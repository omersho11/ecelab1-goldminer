==> flow/design.v <==
package GlobalsPKG;
	typedef enum logic [2:0] {
		FILLER      = 3'd0,
		VALUABLE_1  = 3'd1,
		VALUABLE_2  = 3'd2,
		VALUABLE_3  = 3'd3,
		ROCK_1      = 3'd4
	} LEVEL_ELEMENTS; 
	typedef struct packed {
		LEVEL_ELEMENTS elementType;
		logic [8:0] index;
	} GRABBABLE_OBJECT_METADATA;
	parameter int MAX_OBJECTS = 20;
	parameter int GRID_ROWS = 15;
	parameter int GRID_COLS = 20;
endpackage
module TimeDisplay #(
	parameter logic [7:0] color = 8'hff
) (	
					input	logic	clk,
					input	logic	resetN,
					input logic enable,
					input logic	[10:0] offsetX,
					input logic	[10:0] offsetY,
					input	logic	InsideRectangle,
					input logic [10:0] timeInSeconds,
					output logic drawingRequest,  
					output logic [7:0] RGBout
);
localparam DIGIT_WIDTH = 16;
assign RGBout = color ;  
logic [4:0] [3:0] digits;  
assign digits[0] = (timeInSeconds / 60) / 10;    
assign digits[1] = (timeInSeconds / 60) % 10;    
assign digits[2] = 10;  
assign digits[3] = (timeInSeconds % 60) / 10;    
assign digits[4] = (timeInSeconds % 60) % 10;    
bit [0:10] [0:31] [0:15] number_bitmap = {
{16'b	0000001111100000,
16'b	0000111111111000,
16'b	0000111111111000,
16'b	0001111111111100,
16'b	0011111001111100,
16'b	0011100000111110,
16'b	0111100000011110,
16'b	0111100000011110,
16'b	1111100000011111,
16'b	1111000000001111,
16'b	1111000000001111,
16'b	1111000000001111,
16'b	1111000000001111,
16'b	1111000000001111,
16'b	1111000000001111,
16'b	1111000000001111,
16'b	1111000000001111,
16'b	1111000000001111,
16'b	1111000000001111,
16'b	1111000000001111,
16'b	1111000000001111,
16'b	1111000000001111,
16'b	1111000000001111,
16'b	1111000000011110,
16'b	1111100000011110,
16'b	0111110000111110,
16'b	0111110000111100,
16'b	0011111001111100,
16'b	0011111111111000,
16'b	0001111111111000,
16'b	0000111111110000,
16'b	0000011111000000},
{16'b	0000000011100000,
16'b	0000000111100000,
16'b	0000011111100000,
16'b	0000111111100000,
16'b	0001111111100000,
16'b	0011111111100000,
16'b	0111111011100000,
16'b	0111100011100000,
16'b	0111000011100000,
16'b	0010000011100000,
16'b	0000000011100000,
16'b	0000000011100000,
16'b	0000000011100000,
16'b	0000000011100000,
16'b	0000000011100000,
16'b	0000000011100000,
16'b	0000000011100000,
16'b	0000000011100000,
16'b	0000000011100000,
16'b	0000000011100000,
16'b	0000000011100000,
16'b	0000000011100000,
16'b	0000000011100000,
16'b	0000000011100000,
16'b	0000000011100000,
16'b	0000000011100000,
16'b	0000000011100000,
16'b	0000000011100000,
16'b	0111111111111111,
16'b	0111111111111111,
16'b	0111111111111111,
16'b	0111111111111111},
{16'b	0000111111100000,
16'b	0001111111110000,
16'b	0111111111111000,
16'b	1111111111111000,
16'b	1111110011111100,
16'b	1111000011111100,
16'b	1110000001111110,
16'b	0000000000111110,
16'b	0000000000111110,
16'b	0000000000111110,
16'b	0000000000111100,
16'b	0000000001111100,
16'b	0000000001111100,
16'b	0000000001111000,
16'b	0000000011111000,
16'b	0000000011111000,
16'b	0000000011111000,
16'b	0000000011110000,
16'b	0000000011100000,
16'b	0000000111000000,
16'b	0000001111000000,
16'b	0000011110000000,
16'b	0000111100000000,
16'b	0001111100000000,
16'b	0001111100000000,
16'b	0011111000000000,
16'b	0111110000000001,
16'b	1111100000000011,
16'b	1111111111111111,
16'b	1111111111111111,
16'b	1111111111111111,
16'b	1111111111111111},
{16'b	0000111111100000,
16'b	0001111111111000,
16'b	0111111111111000,
16'b	1111111111111000,
16'b	1111110011111100,
16'b	1111000001111100,
16'b	1110000001111100,
16'b	0000000000111110,
16'b	0000000000111100,
16'b	0000000000111100,
16'b	0000000000111100,
16'b	0000000001111100,
16'b	0000000011111000,
16'b	0000000011111000,
16'b	0001111111110000,
16'b	0001111111000000,
16'b	0001111111111000,
16'b	0001111111111000,
16'b	0000000011111100,
16'b	0000000001111110,
16'b	0000000000111111,
16'b	0000000000011111,
16'b	0000000000011111,
16'b	0000000000011111,
16'b	0000000000011111,
16'b	0000000000111111,
16'b	1110000001111110,
16'b	1111100011111110,
16'b	1111111111111100,
16'b	1111111111111000,
16'b	0111111111111000,
16'b	0001111111000000},
{16'b	0000000011111000,
16'b	0000000011111000,
16'b	0000000011111000,
16'b	0000000011111000,
16'b	0000000111111000,
16'b	0000001111111000,
16'b	0000001101111000,
16'b	0000011101111000,
16'b	0000011101111000,
16'b	0000111101111000,
16'b	0001111101111000,
16'b	0001111101111000,
16'b	0001111001111000,
16'b	0011111001111000,
16'b	0011110001111000,
16'b	0111100001111000,
16'b	0111100001111000,
16'b	1111000001111000,
16'b	1110000001111000,
16'b	1110000001111000,
16'b	1110000001111000,
16'b	1111111111111111,
16'b	1111111111111111,
16'b	1111111111111111,
16'b	0000000001111000,
16'b	0000000001111000,
16'b	0000000001111000,
16'b	0000000001111000,
16'b	0000000001111000,
16'b	0000000001111000,
16'b	0000000001111000,
16'b	0000000011111100},
{16'b	0111111111111111,
16'b	0111111111111111,
16'b	0111111111111110,
16'b	0111111111111100,
16'b	0111100000000000,
16'b	0111100000000000,
16'b	0111100000000000,
16'b	0111100000000000,
16'b	0111100000000000,
16'b	0111100000000000,
16'b	0111100000000000,
16'b	0111111111100000,
16'b	0111111111111000,
16'b	0111111111111000,
16'b	0111111111111100,
16'b	0010000011111110,
16'b	0000000001111110,
16'b	0000000000111111,
16'b	0000000000011111,
16'b	0000000000011111,
16'b	0000000000001111,
16'b	0000000000001111,
16'b	0000000000001111,
16'b	0000000000011111,
16'b	0000000000011111,
16'b	1000000000111110,
16'b	1100000001111110,
16'b	1111100011111100,
16'b	1111111111111000,
16'b	1111111111111000,
16'b	1111111111110000,
16'b	0001111111000000},
{16'b	0000000111111100,
16'b	0000011111111110,
16'b	0000111111111110,
16'b	0001111111111111,
16'b	0001111100001111,
16'b	0011111100000001,
16'b	0011111000000000,
16'b	0111110000000000,
16'b	0111100000000000,
16'b	1111100000000000,
16'b	1111000000000000,
16'b	1111000000000000,
16'b	1111000000000000,
16'b	1111001111111000,
16'b	1111111111111100,
16'b	1111111111111110,
16'b	1111111111111111,
16'b	1111111101111111,
16'b	1111100000011111,
16'b	1111000000001111,
16'b	1111000000000111,
16'b	1111000000000111,
16'b	1111000000000111,
16'b	1111000000000111,
16'b	1111100000001111,
16'b	1111100000001111,
16'b	0111110000011111,
16'b	0111111101111110,
16'b	0011111111111110,
16'b	0001111111111100,
16'b	0001111111111000,
16'b	0000011111100000},
{16'b	1111111111111111,
16'b	1111111111111111,
16'b	1111111111111111,
16'b	1111111111111111,
16'b	1100000000001111,
16'b	1000000000011111,
16'b	0000000000011111,
16'b	0000000000011110,
16'b	0000000000111110,
16'b	0000000000111100,
16'b	0000000001111100,
16'b	0000000001111000,
16'b	0000000011111000,
16'b	0000000011111000,
16'b	0000000011111000,
16'b	0000000011111000,
16'b	0000000011110000,
16'b	0000000011110000,
16'b	0000000011100000,
16'b	0000000011100000,
16'b	0000000111100000,
16'b	0000000111100000,
16'b	0000001111000000,
16'b	0000001111000000,
16'b	0000011110000000,
16'b	0000011110000000,
16'b	0000111110000000,
16'b	0000111100000000,
16'b	0000111100000000,
16'b	0001111100000000,
16'b	0001111100000000,
16'b	0001111100000000},
{16'b	0000111111110000,
16'b	0001111111111000,
16'b	0011111111111100,
16'b	0111111111111110,
16'b	0111111011111110,
16'b	1111100000111111,
16'b	1111100000011111,
16'b	1111000000001111,
16'b	1111000000001111,
16'b	1111000000001111,
16'b	1111100000011110,
16'b	0111110000111110,
16'b	0111111001111100,
16'b	0011111111111000,
16'b	0001111111111000,
16'b	0000111111100000,
16'b	0000111111110000,
16'b	0001111111111000,
16'b	0011111111111100,
16'b	0111111001111110,
16'b	1111100000111111,
16'b	1111000000001111,
16'b	1110000000001111,
16'b	1110000000000111,
16'b	1110000000000111,
16'b	1111000000001111,
16'b	1111100000011111,
16'b	1111111001111111,
16'b	1111111111111110,
16'b	0111111111111110,
16'b	0011111111111000,
16'b	0001111111110000},
{16'b	0000111111100000,
16'b	0001111111111000,
16'b	0011111111111000,
16'b	0111111111111100,
16'b	1111111011111100,
16'b	1111100000111110,
16'b	1111000000011110,
16'b	1111000000011111,
16'b	1110000000001111,
16'b	1110000000001111,
16'b	1110000000001111,
16'b	1110000000001111,
16'b	1111000000001111,
16'b	1111100000011111,
16'b	1111111011111111,
16'b	1111111111111111,
16'b	0111111111111111,
16'b	0011111111111111,
16'b	0001111111001111,
16'b	0000000000001111,
16'b	0000000000001111,
16'b	0000000000001111,
16'b	0000000000011110,
16'b	0000000000011110,
16'b	0000000000111110,
16'b	0000000001111100,
16'b	1000000011111100,
16'b	1111000011111000,
16'b	1111111111111000,
16'b	1111111111110000,
16'b	1111111111100000,
16'b	0011111100000000},
{16'b	0000000000000000,
16'b	0000000000000000,
16'b	0000000000000000,
16'b	0000000000000000,
16'b	0000000000000000,
16'b	0000000000000000,
16'b	0000001111000000,
16'b	0000011111100000,
16'b	0000111111110000,
16'b	0000011111100000,
16'b	0000001111000000,
16'b	0000000000000000,
16'b	0000000000000000,
16'b	0000000000000000,
16'b	0000000000000000,
16'b	0000000000000000,
16'b	0000001111000000,
16'b	0000011111100000,   
16'b	0000111111110000,
16'b	0000011111100000,
16'b	0000001111000000,
16'b	0000000000000000,
16'b	0000000000000000,
16'b	0000000000000000,
16'b	0000000000000000,
16'b	0000000000000000,
16'b	0000000000000000,
16'b	0000000000000000,
16'b	0000000000000000,
16'b	0000000000000000,
16'b	0000000000000000,
16'b	0000000000000000}
} ; 
logic [2:0] currentDigit;
assign currentDigit = offsetX / DIGIT_WIDTH;
logic [3:0] localOffsetX;
assign localOffsetX = offsetX % DIGIT_WIDTH;
always_ff@(posedge clk or negedge resetN)
begin
	if(!resetN) begin
		drawingRequest <=	1'b0;
	end
	else begin
		drawingRequest <=	1'b0;
		if (enable && InsideRectangle == 1'b1) begin
			drawingRequest <= (number_bitmap[digits[currentDigit]][offsetY][localOffsetX]);
		end
	end 
end
endmodule
From RTL to reports: TimeDisplay
Tool output for the design above, in the order of the flow.
Line numbers count from 1 in the design file above.
Cell names lack the library's common part.
A cell with n/a has no value.
- top module: TimeDisplay
- clock port: clk
- cell library: sky130hd
- timing corner: tt_025C_1v80

Word level
Yosys after proc, flatten, opt, wreduce and memory -nomap, before mapping. Enables and synchronous resets that opt folds into registers are not counted as muxes. Memory bits, and registers merged into a memory's read port (data or address), are not among the register bits. Print and check cells are not counted. Equal cells are merged and count once.
- noted input bits: 37
- flip-flop bits (word level): 1
- word-level cells at 16
- noted output and inout port bits: 9
- $add $sub $neg at 5
- reduce/logical cells: 1
- noted divide/modulo/power cells: 6
- noted shift-type cells: 2
- mux-type cells at 1
- operators by type and width (kind ; count):
    indexed select 5632 x 18 -> 1 bit with constant A ; 1
    divider 32 x 4 -> 32 bit with constant B ; 2
    modulo 32 x 4 -> 32 bit with constant B ; 2
    divider 11 x 6 -> 32 bit with constant B ; 1
    modulo 11 x 6 -> 32 bit with constant B ; 1
    indexed select 20 x 6 -> 4 bit ; 1
    adder 17 x 5 -> 18 bit ; 1
    adder 14 x 16 -> 17 bit ; 1
    subtractor 5 x 11 -> 12 bit with constant A ; 1
    subtractor 4 x 4 -> 5 bit with constant A ; 2
    logical AND 1 bit ; 1
    two-way mux 1 bit ; 1

Depth
Depth = most cells in a row (Yosys ltp): at word level without a register or memory, in the mapped netlist without a sequential cell, where the memories' decode and read muxes count.
- noted depth after elaboration: 8
- ABC_AREA: 0
- mapped depth at 46
- mapped depth without buffers at 42

Mapped cells and area
Source: synth_stat.txt of the flow (Yosys; design flattened, memories mapped). It holds for the ABC_AREA given above (unset counts as 0); a run with the other value may have another netlist.
- noted mapped cells: 983
- noted synthesis area: 5908.2 µm²
- flip-flop cells: 1
- buffers at 100
- noted sequential area: 25.0 µm²
- cell types (type ; count ; area in all (µm²)):
    a21oi_1 ; 110 ; 550.528
    o21ai_0 ; 87 ; 435.418
    nand2_1 ; 113 ; 424.157
    nor2_1 ; 98 ; 367.853
    clkbuf_1 ; 63 ; 236.477
    o211ai_1 ; 21 ; 157.651
    ha_1 ; 12 ; 150.144
    nand3_1 ; 30 ; 150.144
    a31oi_1 ; 21 ; 131.376
    xnor2_1 ; 15 ; 131.376
    o22ai_1 ; 18 ; 112.608
    a211oi_1 ; 14 ; 105.101
    a221oi_1 ; 12 ; 105.101
    buf_4 ; 14 ; 105.101
    nor3_1 ; 20 ; 100.096
    a21o_1 ; 13 ; 97.594
    and2_1 ; 15 ; 93.84
    o31ai_1 ; 12 ; 90.086
Not listed: further types 86, cells in them 295.

Timing after synthesis
Path of least setup slack by OpenSTA after synthesis, without wires, with an ideal clock, recovery checks aside; 20% of the period is set as input and as output delay. Where synthesis merged equal registers, the netlist keeps one of their names.
- path kind: input port to flip-flop
- start: input port timeInSeconds[9]
- end: register drawingRequest
- buffers on the path at 4
- noted required time: 13706 ps
- path slack: 2842 ps
- stages: 42
- library setup time at 94 ps
- delay of the path: 8198 ps
- noted period: 13800 ps
- external input delay at 2760 ps
- time at the first pin at 2760 ps
- data arrival time: 10864 ps
- synthesis period reached at 10958 ps
"delay of the path" = arrival - input delay + setup time.
"stages": output pins that drive a net of the path, with the launching flip-flop's if there is one; two outputs of one cell count as two.
"synthesis period reached" = period - worst setup slack (recovery checks aside). The figure is calculated, with input and output delays left at 20% of the set period.
The rows between start and end are the longest chain of elaborated cells between them; the timing report does not say that the signal goes this way. Where chains are equally long, one stands for them.
Each line given opens the expression or statement behind the cell; cells for indexed reads and writes are added by Yosys, which also makes memories of some case tables.
At most two assigning lines are given for a register; there are more.
- path through: buf_4 and3_1 ha_1 nor2b_1 a21oi_4 mux2_4 and4_4 nand3_1 a211oi_2 o31ai_1 and4b_1 buf_2 or2_1 buf_4 a2111oi_2 o21ai_2 or4_1 o31a_1 [... 6 more ...] o311a_1 nor2b_1 a41o_1 a211oi_1 a41o_1 a21o_2 and2_1 ha_1 a21oi_1 xor2_1 a21oi_2 or2_1 buf_4 o32a_1 o32ai_1 nand4b_1 a211o_1 a221oi_2
- cells in the longest elaborated chain at 8
- elaborated cells between the ends (all ways): 12
- classes of those cells: add/sub: 3; div: 6; shift: 2; mux: 1
- ends and longest elaborated chain, post-synthesis (what ; RTL line ; source):
    from (decl) ; 26 ; input logic [10:0] timeInSeconds,
    divider 11 x 6 -> 32 bit ; 33 ; assign digits[0] = (timeInSeconds / 60) / 10;
    divider 32 x 4 -> 32 bit ; 33 ;
    indexed select 20 x 6 -> 4 bit ; 404 ; drawingRequest <= (number_bitmap[digits[currentDigit]][offsetY][localOffsetX]);
    subtractor 4 x 4 -> 5 bit ; 404 ;
    adder 14 x 16 -> 17 bit ; 404 ;
    adder 17 x 5 -> 18 bit ; 404 ;
    indexed select 5632 x 18 -> 1 bit ; 404 ;
    two-way mux 1 bit ; 403 ; if (enable && InsideRectangle == 1'b1) begin
    to (assign) ; 402 ; drawingRequest <= 1'b0;
    to (assign) ; 404 ;
    to (decl) ; 27 ; output logic drawingRequest,

Worst path after layout
From the final timing report of stored run 1: the path of least setup slack in the routed layout; clock arrival at registers is part of the times.
The path's times are printed in steps of 10 ps; the period is the one set.
- path kind: input port to flip-flop
- start: input port timeInSeconds[8]
- end: register drawingRequest
- data arrival time: 10730 ps
- time at the first pin at 2400 ps
- noted period: 12000 ps
- stages: 47
- path slack: 1170 ps
- noted required time: 11900 ps
- library setup time at 100 ps
- buffers on the path at 9
- external input delay at 2400 ps
The rows between start and end are the longest chain of elaborated cells between them; the timing report does not say that the signal goes this way. Where chains are equally long, one stands for them.
At most two assigning lines are given for a register; there are more.
- path through: clkbuf_2 and3_4 ha_4 nand2_1 a22o_4 buf_6 buf_4 nor3_2 a211o_1 buf_6 a31o_4 nand4_1 o211ai_1 and4b_2 buf_4 buf_4 o21ai_1 o211ai_1 [... 11 more ...] o311a_4 nor2b_4 a41o_1 a211oi_2 a41o_1 a21o_2 and2_4 ha_4 a21oi_4 xor2_4 and3_4 or2_4 buf_6 a21o_1 a211o_1 a41oi_2 o311ai_2 a221oi_2
- cells in the longest elaborated chain at 8
- elaborated cells between the ends (all ways): 12
- classes of those cells: add/sub: 3; div: 6; shift: 2; mux: 1
- ends and longest elaborated chain, after layout (what ; RTL line ; source):
    from (decl) ; 26 ; input logic [10:0] timeInSeconds,
    divider 11 x 6 -> 32 bit ; 33 ; assign digits[0] = (timeInSeconds / 60) / 10;
    divider 32 x 4 -> 32 bit ; 33 ;
    indexed select 20 x 6 -> 4 bit ; 404 ; drawingRequest <= (number_bitmap[digits[currentDigit]][offsetY][localOffsetX]);
    subtractor 4 x 4 -> 5 bit ; 404 ;
    adder 14 x 16 -> 17 bit ; 404 ;
    adder 17 x 5 -> 18 bit ; 404 ;
    indexed select 5632 x 18 -> 1 bit ; 404 ;
    two-way mux 1 bit ; 403 ; if (enable && InsideRectangle == 1'b1) begin
    to (assign) ; 402 ; drawingRequest <= 1'b0;
    to (assign) ; 404 ;
    to (decl) ; 27 ; output logic drawingRequest,

Data sheet: physical implementation of TimeDisplay

Flow measurements of TimeDisplay on sky130hd: 2 stored runs with different settings, listed in no order. Input and output delays are each 20% of the period that was set; the output load is 0.01 pF.
"period achieved" = clock period - worst setup slack. The figure is calculated, with input and output delays left at 20% of the set period.
"time of the worst setup path": the worst setup path's part of the clock period (all of it between registers, 20% less for each end at a port) less its slack. A launch clock that arrives late makes it longer, a capture clock that arrives late makes it shorter.
By "power consumption" is meant OpenSTA's value without simulated activity: inputs other than the clock are taken to toggle once in ten clock periods, and the tool carries that through the logic.
"time of the worst setup path" is given in steps of 10 ps.

Stored run 1
Settings were period_ns = 12.0; SETUP_SLACK_MARGIN = 1.09; CAP_MARGIN = 20; CORE_MARGIN = 2; CORE_UTILIZATION = 40; SLEW_MARGIN = 20
- noted the full die area: 15759.0 µm²
- utilization after layout: 51.5%
- period achieved: 10833 ps
- std-cell area (final layout) at 7457.1 µm²
- power consumption at 0.000672 W
- time of the worst setup path at 8430 ps
- critical path type: input port to flip-flop
- synthesized cell area: 5908.2 µm²
- worst setup slack after layout: 1167 ps
- setup TNS: 0 ps

Stored run 2
Settings were period_ns = 10.6; CORE_UTILIZATION = 63; SETUP_SLACK_MARGIN = -0.68; PLACE_DENSITY = 0.65; CORE_ASPECT_RATIO = 1.42; CELL_PAD_IN_SITES_DETAIL_PLACEMENT = 0; ABC_AREA = 0; CTS_CLUSTER_SIZE = 73; CAP_MARGIN = 15; CORE_MARGIN = 2; SLEW_MARGIN = 20
- unfinished; error GRT-0232 in routing
